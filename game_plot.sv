==> flow/design.v <==
module game_plot( input logic clk, input logic rst_n,
                 input logic game_plot, input logic [3:0] game_x,
                 input logic [3:0] game_y, input logic [2:0] game_colour,
                 output logic waitrequest, 
                 output logic vga_plot, output logic [7:0] vga_x, 
                 output logic [6:0] vga_y, output logic [2:0] vga_colour);
    logic [2:0] temp_colour;
    logic [7:0] base_x;
    logic [6:0] base_y;
    logic [2:0] x, y; 
    enum logic {IDLE, PLOT} state;
    always_ff@(posedge clk) begin
        if(!rst_n) begin
            state <= IDLE;
        end
        else begin
            case (state)
                IDLE: begin
                    if(game_plot) begin
                        state <= PLOT;
                        temp_colour <= game_colour;
                        base_x <= 4'd6 * game_x;  
                        base_y <= 3'd6 * game_y;  
                        x <= 3'd0;
                        y <= 3'd0;
                    end
                end
                PLOT: begin
                    if (x == 3'd5 && y == 3'd5) begin  
                        state <= IDLE;
                    end
                    else if(y == 3'd5) begin  
                        x <= x + 3'd1;
                        y <= 3'd0;
                    end
                    else begin  
                        y <= y + 3'd1;
                    end
                end
            endcase
        end
    end
    assign vga_x = 8'd32 + base_x + x;
    assign vga_y = 7'd12 + base_y + y;
    assign vga_colour = temp_colour;
    always_comb begin
        vga_plot = 1'b0;
        waitrequest = 1'b0;
        case(state)
            IDLE: begin
            end
            PLOT: begin
                vga_plot = 1'b1;
                waitrequest = 1'b1;
            end
        endcase
    end
endmodule: game_plot
# Step by step through the tools: game_plot
# Tool output for the design above, in the order of the flow.
# Line numbers count from 1 in the design file above.
# Operators: Yosys type, input widths -> output width; for muxes data width and select width s.
# Cell names lack the library's common part.
# The mark -- stands for no value.
[inputs]
top_module = "game_plot"
clock = "clk"
lib = "sky130hd"
pvt_corner = "tt_025C_1v80"

# Elaborated design
# Counts by Yosys on the flattened word-level netlist (proc, flatten, opt, wreduce; memories kept). Register bits leave out memories and registers merged into their read ports (data or address). Print and check cells are left out. Cells with the same type and inputs are merged into one.
[op_classes]
n_logic = 1
n_reduce_logical = 4
n_eq = 5
muxes = 11
add_sub_neg = 6
mul = 2
[ops]
columns = ["op", "count"]
rows = [
  ["$mul 2x4->6 const A", 2],
  ["$mux 3", 5],
  ["$pmux 3 s2", 2],
  ["$add 6x8->8 const A", 1],
  ["$add 8x3->8", 1],
  ["$add 4x7->7 const A", 1],
  ["$add 7x3->7", 1],
  ["$add 3x1->3 const B", 2],
  ["$eq 3x3->1 const B", 2],
  ["$reduce_and 3->1", 2],
  ["$ne 2x2->1 const B", 2],
  ["$reduce_and 4->1", 1],
  ["$pmux 1 s2", 2],
  ["$ne 2x1->1 const B", 1],
  ["$mux 1", 2],
  ["$logic_and 1x1->1", 1],
  ["$not 1->1", 1],
]
[word_totals]
word_cells = 35
output_inout_bits = 20
register_bits = 23

# Longest topological paths
# Longest topological path by Yosys (ltp), each cell counted once; first at word level (registers and memories cut), then after technology mapping (sequential cells cut; the memories' decode and read muxes count).
[depth]
word_depth = 4
ABC_AREA = 1
ltp_mapped = 11

# Synthesis result
# Yosys stat after the flow's synthesis: flattened, memories mapped to cells. It holds for the ABC_AREA given above (unset counts as 0); a run with the other value may have another netlist.
[by_type]
columns = ["type", "count"]
rows = [
  ["edfxtp_1", 21],
  ["ha_1", 21],
  ["inv_1", 23],
  ["fa_1", 4],
  ["nand2_1", 20],
  ["xnor2_1", 6],
  ["nand3_1", 8],
  ["nor2_1", 10],
  ["a21oi_1", 5],
  ["buf_4", 3],
  ["dfxtp_1", 1],
  ["a21oi_2", 2],
  ["xor2_1", 2],
  ["nor3_4", 1],
  ["a21o_1", 2],
  ["inv_2", 4],
  ["nand3_2", 1],
  ["o21ai_2", 1],
]
# Not listed: further types 3, cells in them 3.
[mapped]
area_um2 = 1448.9
stdcells = 138
seq_area_um2 = 650.6
flip_flops = 22
buf_cells = 3

# Timing after synthesis
# Path of least setup slack by OpenSTA after synthesis, without wires, with an ideal clock, recovery checks aside; 20% of the period is set as input and as output delay. Where synthesis merged equal registers, the netlist keeps one of their names.
[synth_path]
path_kind = "reg2out"
start = "register y[2]"
end = "output vga_y[6]"
setup_slack_ps = 766
arrival_ps = 1738
t_required_ps = 2504
out_delay_ps = 626
delay_ps = 1738
path_stages = 11
clock_period_ps = 3130
period_less_setup_slack_ps = 2364
# "delay_ps" is the arrival time less input delay plus setup time.
# A path that ends at an output port has no setup time.
# "path_stages": output pins that drive a net of the path, with the launching flip-flop's if there is one; two outputs of one cell count as two.
# "period_less_setup_slack_ps" is the clock period less the worst setup slack; recovery checks do not enter. This is arithmetic on one report: input and output delays are still those of the set period (20% each).
# The rows between start and end are the longest chain of elaborated cells between them; the timing report does not say that the signal goes this way. Where chains are equally long, one stands for them.
# Each line given opens the expression or statement behind the cell; cells for indexed reads and writes are added by Yosys, which also makes memories of some case tables.
# At most two assigning lines are given for a register; there are more.
[synth_via]
path_cell_list = "edfxtp_1 inv_2 ha_1 inv_1 ha_1 inv_1 fa_1 inv_1 a21oi_1 o21ai_0 nand2_1"
elab_chain_len = 1
cone_cells = 1
classes_between = "add/sub (1)"
[synth_lines]
columns = ["item", "line_no", "text"]
rows = [
  ["start, declared", 10, "logic [2:0] x, y;"],
  ["start, assigned", 25, "y <= 3'd0;"],
  ["start, assigned", 37, "y <= y + 3'd1;"],
  ["$add 7x3->7", 44, "assign vga_y = 7'd12 + base_y + y;"],
  ["end, declared", 6, "output logic [6:0] vga_y, output logic [2:0] vga_colour);"],
]

# Worst path after layout
# From the final timing report of flow run 1: the path of least setup slack in the routed layout; clock arrival at registers is part of the times.
# The report prints the path's times to 10 ps; the period is as set.
[layout_path]
path_kind = "reg2out"
start = "register y[2]"
end = "output vga_y[6]"
out_delay_ps = 500
clock_period_ps = 2500
setup_slack_ps = -100
path_stages = 13
arrival_ps = 2100
t_required_ps = 2000
# The rows between start and end are the longest chain of elaborated cells between them; the timing report does not say that the signal goes this way. Where chains are equally long, one stands for them.
# At most two assigning lines are given for a register; there are more.
[layout_via]
path_cell_list = "edfxtp_1 inv_2 ha_4 inv_4 ha_4 inv_2 fa_2 inv_2 a21oi_2 nor2_1 nand2_1 nand2_1 buf_2"
elab_chain_len = 1
cone_cells = 1
classes_between = "add/sub (1)"
[layout_lines]
columns = ["item", "line_no", "text"]
rows = [
  ["start, declared", 10, "logic [2:0] x, y;"],
  ["start, assigned", 25, "y <= 3'd0;"],
  ["start, assigned", 37, "y <= y + 3'd1;"],
  ["$add 7x3->7", 44, "assign vga_y = 7'd12 + base_y + y;"],
  ["end, declared", 6, "output logic [6:0] vga_y, output logic [2:0] vga_colour);"],
]

## Implementation results

Flow measurements of game_plot on sky130hd: 2 stored runs with different settings, listed in no order. Input and output delays are each 20% of the period that was set; the output load is 0.01 pF.
"period_less_ws_ps": clock period set for the run, less the worst setup slack. It is reckoned from that one timing run; input and output delays stay at 20% of the period that was set.
By "worst_path_ps" is meant the share of the clock period that the worst setup path is allowed (20% is reserved at inputs, 20% at outputs), minus its slack. Clock arrival times at its registers enter into it.
"fin_power_mw" rests on the timing tool's default activity at the inputs, not on a simulated workload.
"worst_path_ps" is given in steps of 10 ps.

# flow run 1
==> flow/run.sh <==
#!/bin/bash
# the make line also repeats the synthesis and layout settings of config.mk as NAME=value (left out here)
make -C /OpenROAD-flow-scripts/flow DESIGN_CONFIG=/design/flow/config.mk WORK_HOME=/design/flow/orfs CLKGATE_MAP_FILE= finish
==> flow/config.mk <==
export PLATFORM = sky130hd
export DESIGN_NAME = game_plot
export DESIGN_NICKNAME = game_plot
export VERILOG_FILES = /design/flow/design.v
export SDC_FILE = /design/flow/constraint.sdc
export NUM_CORES = 4
export LEC_CHECK = 0
export ABC_AREA = 1
export CAP_MARGIN = 25
export CELL_PAD_IN_SITES_DETAIL_PLACEMENT = 2
export CORE_MARGIN = 2
export CORE_UTILIZATION = 35
export CTS_CLUSTER_DIAMETER = 395
export CTS_CLUSTER_SIZE = 52
export GPL_ROUTABILITY_DRIVEN = 1
export GPL_TIMING_DRIVEN = 0
export MIN_ROUTING_LAYER = met2
export PLACE_DENSITY_LB_ADDON = 0.14
export SLEW_MARGIN = 35
export TNS_END_PERCENT = 45
==> flow/constraint.sdc <==
create_clock -name core_clock -period 2.5 [get_ports {clk}]
set_input_delay 0.5000 -clock core_clock [delete_from_list [all_inputs] [get_ports {clk}]]
set_output_delay 0.5000 -clock core_clock [all_outputs]
set_load 0.01 [all_outputs]

==> flow run 1: results <==
period_less_ws_ps=2601
post_synth_area_um2=1448.9
final_setup_tns_ps=-119
worst_path_ps=2100
worst_setup_path_type="reg2out"
final_die_area_um2=4670.4
finish.utilization_pct=49.7
setup_worst_slack_ps=-101
fin_power_mw=0.9581

# flow run 2
==> flow/run.sh <==
#!/bin/bash
# the make line also repeats the synthesis and layout settings of config.mk as NAME=value (left out here)
make -C /OpenROAD-flow-scripts/flow DESIGN_CONFIG=/design/flow/config.mk WORK_HOME=/design/flow/orfs CLKGATE_MAP_FILE= finish
==> flow/config.mk <==
export PLATFORM = sky130hd
export DESIGN_NAME = game_plot
export DESIGN_NICKNAME = game_plot
export VERILOG_FILES = /design/flow/design.v
export SDC_FILE = /design/flow/constraint.sdc
export NUM_CORES = 4
export LEC_CHECK = 0
export ABC_AREA = 0
export CAP_MARGIN = 20
export CORE_ASPECT_RATIO = 0.92
export CORE_MARGIN = 2
export CORE_UTILIZATION = 62
export MIN_ROUTING_LAYER = met1
export PLACE_DENSITY = 0.9
export SLEW_MARGIN = 20
==> flow/constraint.sdc <==
create_clock -name core_clock -period 2.35 [get_ports {clk}]
set_input_delay 0.4700 -clock core_clock [delete_from_list [all_inputs] [get_ports {clk}]]
set_output_delay 0.4700 -clock core_clock [all_outputs]
set_load 0.01 [all_outputs]

==> flow run 2: results <==
period_less_ws_ps=2562
final_setup_tns_ps=-483
worst_path_ps=2090
worst_setup_path_type="reg2out"
post_synth_area_um2=1375.1
finish.utilization_pct=85.6
setup_worst_slack_ps=-212
final_die_area_um2=2610.9
fin_power_mw=0.9631
